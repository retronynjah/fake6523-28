==> flow/design.v <==
`timescale 1ns / 1ps
module Fake6523(
                input _reset,
                input [2:0]rs,
                input _write,
                input _cs,
                inout [7:0]data,
                inout [7:0]port_a,
                inout [7:0]port_b,
                inout [7:0]port_c
					);
reg [7:0] data_out;
reg [7:0] ddra;
reg [7:0] pra;
reg [7:0] ddrb;	 
reg [7:0] prb;		 
reg [7:0] ddrc;	 
reg [7:0] prc;		 
assign port_a[0] = ddra[0] ? pra[0] : 1'bz;
assign port_a[1] = ddra[1] ? pra[1] : 1'bz;
assign port_a[2] = ddra[2] ? pra[2] : 1'bz;
assign port_a[3] = ddra[3] ? pra[3] : 1'bz;
assign port_a[4] = ddra[4] ? pra[4] : 1'bz;
assign port_a[5] = ddra[5] ? pra[5] : 1'bz;
assign port_a[6] = ddra[6] ? pra[6] : 1'bz;
assign port_a[7] = ddra[7] ? pra[7] : 1'bz;
assign port_b[0] = ddrb[0] ? prb[0] : 1'bz;
assign port_b[1] = ddrb[1] ? prb[1] : 1'bz;
assign port_b[2] = ddrb[2] ? prb[2] : 1'bz;
assign port_b[3] = ddrb[3] ? prb[3] : 1'bz;
assign port_b[4] = ddrb[4] ? prb[4] : 1'bz;
assign port_b[5] = ddrb[5] ? prb[5] : 1'bz;
assign port_b[6] = ddrb[6] ? prb[6] : 1'bz;
assign port_b[7] = ddrb[7] ? prb[7] : 1'bz;
assign port_c[0] = ddrc[0] ? prc[0] : 1'bz;
assign port_c[1] = ddrc[1] ? prc[1] : 1'bz;
assign port_c[2] = ddrc[2] ? prc[2] : 1'bz;
assign port_c[3] = ddrc[3] ? prc[3] : 1'bz;
assign port_c[4] = ddrc[4] ? prc[4] : 1'bz;
assign port_c[5] = ddrc[5] ? prc[5] : 1'bz;
assign port_c[6] = ddrc[6] ? prc[6] : 1'bz;
assign port_c[7] = ddrc[7] ? prc[7] : 1'bz;
wire drive_data_out = !_cs && _write;
assign data = drive_data_out ? data_out : 8'bz;
always @(posedge _cs) begin
   if (!_write) begin
      case (rs)
         0: pra = data;
         1: prb <= data;
         2: prc <= data;
         3: ddra <= data;
         4: ddrb <= data;
         5: ddrc <= data;
      endcase
   end
end
always @(*) begin
   case (rs)
      0: data_out = port_a;
      1: begin
				data_out[1:0] = port_b[1:0];
				data_out[7:2] = port_b[7:2] & ddrb[7:2];  
			end
      2: begin
				data_out[7:6] = port_c[7:6];
				data_out[5:0] = port_c[5:0] & ddrc[5:0];  
			end
      3: data_out = ddra;
      4: data_out = ddrb;
      5: data_out = ddrc;
      default: data_out = 8'bz;
   endcase
end
endmodule
* Reports on Fake6523
The steps from the RTL of Fake6523 to its reports follow in flow order. Line numbers count from 1 in the design file above. A cell with -- has no value.
Inputs: top Fake6523, clock port _cs, standard-cell library sky130hd, library corner tt_025C_1v80

* Word-level counts
Yosys after proc, flatten, opt, wreduce and memory -nomap, before mapping. Enables and synchronous resets that opt folds into registers are not counted as muxes. Memory bits, and registers merged into a memory's read port (data or address), are not among the register bits. Print and check cells are not counted. Equal cells are merged and count once.
Bit counts: register bits after elaboration 48, elaborated cells 51, output and inout bits 32
Cells by class: equality and inequality tests 5, reduce/logical cells 9, multiplexer cells 28, bitwise operators 3
Operators with widths (number):
- 4-bit case mux with 6-bit select | 1
- 2-bit case mux with 6-bit select | 2
- 1-bit two-way mux | 24
- 2-bit AND reduction | 6
- 6-bit bitwise AND | 2
- 8-bit two-way mux | 1
- 3-bit by 2-bit equality test with 1-bit output with constant B | 2
- 3-bit equality test with constant B | 2
- 3-bit by 1-bit equality test with 1-bit output with constant B | 1
- 3-bit zero test | 1
- 1-bit logical AND | 1
- 1-bit NOT | 1
- 1-bit zero test | 1

* Depth
Yosys ltp: most cells in a row. Word level: on the elaborated netlist, between registers, memories and ports. Mapped: between sequential cells and ports; inverters and the memories' decode and read muxes count.
Depth: word-level depth 4, ABC_AREA 0, depth in mapped cells 7, mapped depth without buffers 4

* After synthesis
The flow's flattened synthesis, as Yosys stat reports it; memories are mapped. The netlist is that of the ABC_AREA named above (0 if unset); the other value can give another one.
Cells by type:
- sky130_fd_sc_hd__edfxtp_1 | number 48, area in all 1.44E+03 µm²
- sky130_fd_sc_hd__a21oi_1 | number 16, area in all 80.077 µm²
- sky130_fd_sc_hd__nor2_1 | number 10, area in all 37.536 µm²
- sky130_fd_sc_hd__nand3_1 | number 6, area in all 30.029 µm²
- sky130_fd_sc_hd__a221oi_1 | number 3, area in all 26.275 µm²
- sky130_fd_sc_hd__a31oi_1 | number 4, area in all 25.024 µm²
- sky130_fd_sc_hd__a21o_1 | number 3, area in all 22.522 µm²
- sky130_fd_sc_hd__buf_6 | number 2, area in all 22.522 µm²
- sky130_fd_sc_hd__nand2_1 | number 6, area in all 22.522 µm²
- sky130_fd_sc_hd__nor3b_1 | number 3, area in all 22.522 µm²
- sky130_fd_sc_hd__nand2b_1 | number 3, area in all 18.768 µm²
- sky130_fd_sc_hd__o22a_1 | number 2, area in all 17.517 µm²
- sky130_fd_sc_hd__a211oi_1 | number 2, area in all 15.014 µm²
- sky130_fd_sc_hd__buf_2 | number 3, area in all 15.014 µm²
- sky130_fd_sc_hd__mux2_4 | number 1, area in all 15.014 µm²
- sky130_fd_sc_hd__nor3_1 | number 3, area in all 15.014 µm²
- sky130_fd_sc_hd__nor2b_1 | number 2, area in all 12.512 µm²
- sky130_fd_sc_hd__or3_1 | number 2, area in all 12.512 µm²
Not listed: further types 13, cells in them 14.
Mapped netlist: sequential part of the area 1441.4 µm², flip-flop cells 48, cells in the netlist 133, buffers 6, synthesis area 1953.1 µm²

Ticket comment

Fake6523 through Yosys and OpenROAD on sky130hd: 2 stored runs, unordered, with their settings and measured results. The constraints put input and output delay at 20% of the set period each and load the outputs with 0.01 pF.
"period reached" = clock period - worst setup slack. The figure is calculated, with input and output delays left at 20% of the set period.
"allowed time less slack (worst setup path)" means the part of the period allowed to the worst setup path (the constraints hold back 20% at inputs and 20% at outputs) less its slack; where the path has registers, the arrival times of their clocks count too.
By "total power of the final layout" is meant OpenSTA's value without simulated activity: inputs other than the clock are taken to toggle once in ten clock periods, and the tool carries that through the logic.

[job 1] flow files
==> flow/run.sh <==
#!/bin/bash
# the make line also repeats the synthesis and layout settings of config.mk as NAME=value (left out here)
make -C /OpenROAD-flow-scripts/flow DESIGN_CONFIG=/design/flow/config.mk WORK_HOME=/design/flow/orfs CLKGATE_MAP_FILE= finish
==> flow/config.mk <==
export PLATFORM = sky130hd
export DESIGN_NAME = Fake6523
export DESIGN_NICKNAME = Fake6523
export VERILOG_FILES = /design/flow/design.v
export SDC_FILE = /design/flow/constraint.sdc
export NUM_CORES = 4
export LEC_CHECK = 0
export ABC_AREA = 0
export CAP_MARGIN = 20
export CELL_PAD_IN_SITES_DETAIL_PLACEMENT = 2
export CORE_MARGIN = 2
export CORE_UTILIZATION = 27
export PLACE_DENSITY = 0.38
export SLEW_MARGIN = 20
==> flow/constraint.sdc <==
create_clock -name core_clock -period 2.02 [get_ports {_cs}]
set_input_delay 0.4040 -clock core_clock [delete_from_list [all_inputs] [get_ports {_cs}]]
set_output_delay 0.4040 -clock core_clock [all_outputs]
set_load 0.01 [all_outputs]

[job 1] result: total negative slack on setup checks 0.000 ns; final utilization 0.396; allowed time less slack (worst setup path) 1.58 ns; worst path kind register -> output; total power of the final layout 2294 µW; setup slack of the critical path 0.034 ns; synthesis area 1953.1 µm²; total die area 7929.9 µm²; lowest hold slack 0.195 ns; period reached 1.986 ns; standard-cell area of the final layout 2822.7 µm²

[job 2] flow files
==> flow/run.sh <==
#!/bin/bash
# the make line also repeats the synthesis and layout settings of config.mk as NAME=value (left out here)
make -C /OpenROAD-flow-scripts/flow DESIGN_CONFIG=/design/flow/config.mk WORK_HOME=/design/flow/orfs CLKGATE_MAP_FILE= finish
==> flow/config.mk <==
export PLATFORM = sky130hd
export DESIGN_NAME = Fake6523
export DESIGN_NICKNAME = Fake6523
export VERILOG_FILES = /design/flow/design.v
export SDC_FILE = /design/flow/constraint.sdc
export NUM_CORES = 4
export LEC_CHECK = 0
export CAP_MARGIN = 20
export CELL_PAD_IN_SITES_GLOBAL_PLACEMENT = 2
export CORE_ASPECT_RATIO = 0.73
export CORE_MARGIN = 9
export CORE_UTILIZATION = 49
export CTS_CLUSTER_DIAMETER = 129
export MAX_ROUTING_LAYER = met4
export PLACE_DENSITY = 0.46
export SETUP_SLACK_MARGIN = 0.09
export SLEW_MARGIN = 20
==> flow/constraint.sdc <==
create_clock -name core_clock -period 1.51 [get_ports {_cs}]
set_input_delay 0.3020 -clock core_clock [delete_from_list [all_inputs] [get_ports {_cs}]]
set_output_delay 0.3020 -clock core_clock [all_outputs]
set_load 0.01 [all_outputs]

[job 2] result: final utilization 0.835; allowed time less slack (worst setup path) 1.56 ns; worst path kind register -> output; total die area 6610.9 µm²; standard-cell area of the final layout 3174.3 µm²; total power of the final layout 3033 µW; setup slack of the critical path -0.348 ns; total negative slack on setup checks -3.010 ns; lowest hold slack 0.083 ns; period reached 1.858 ns; synthesis area 1953.1 µm²
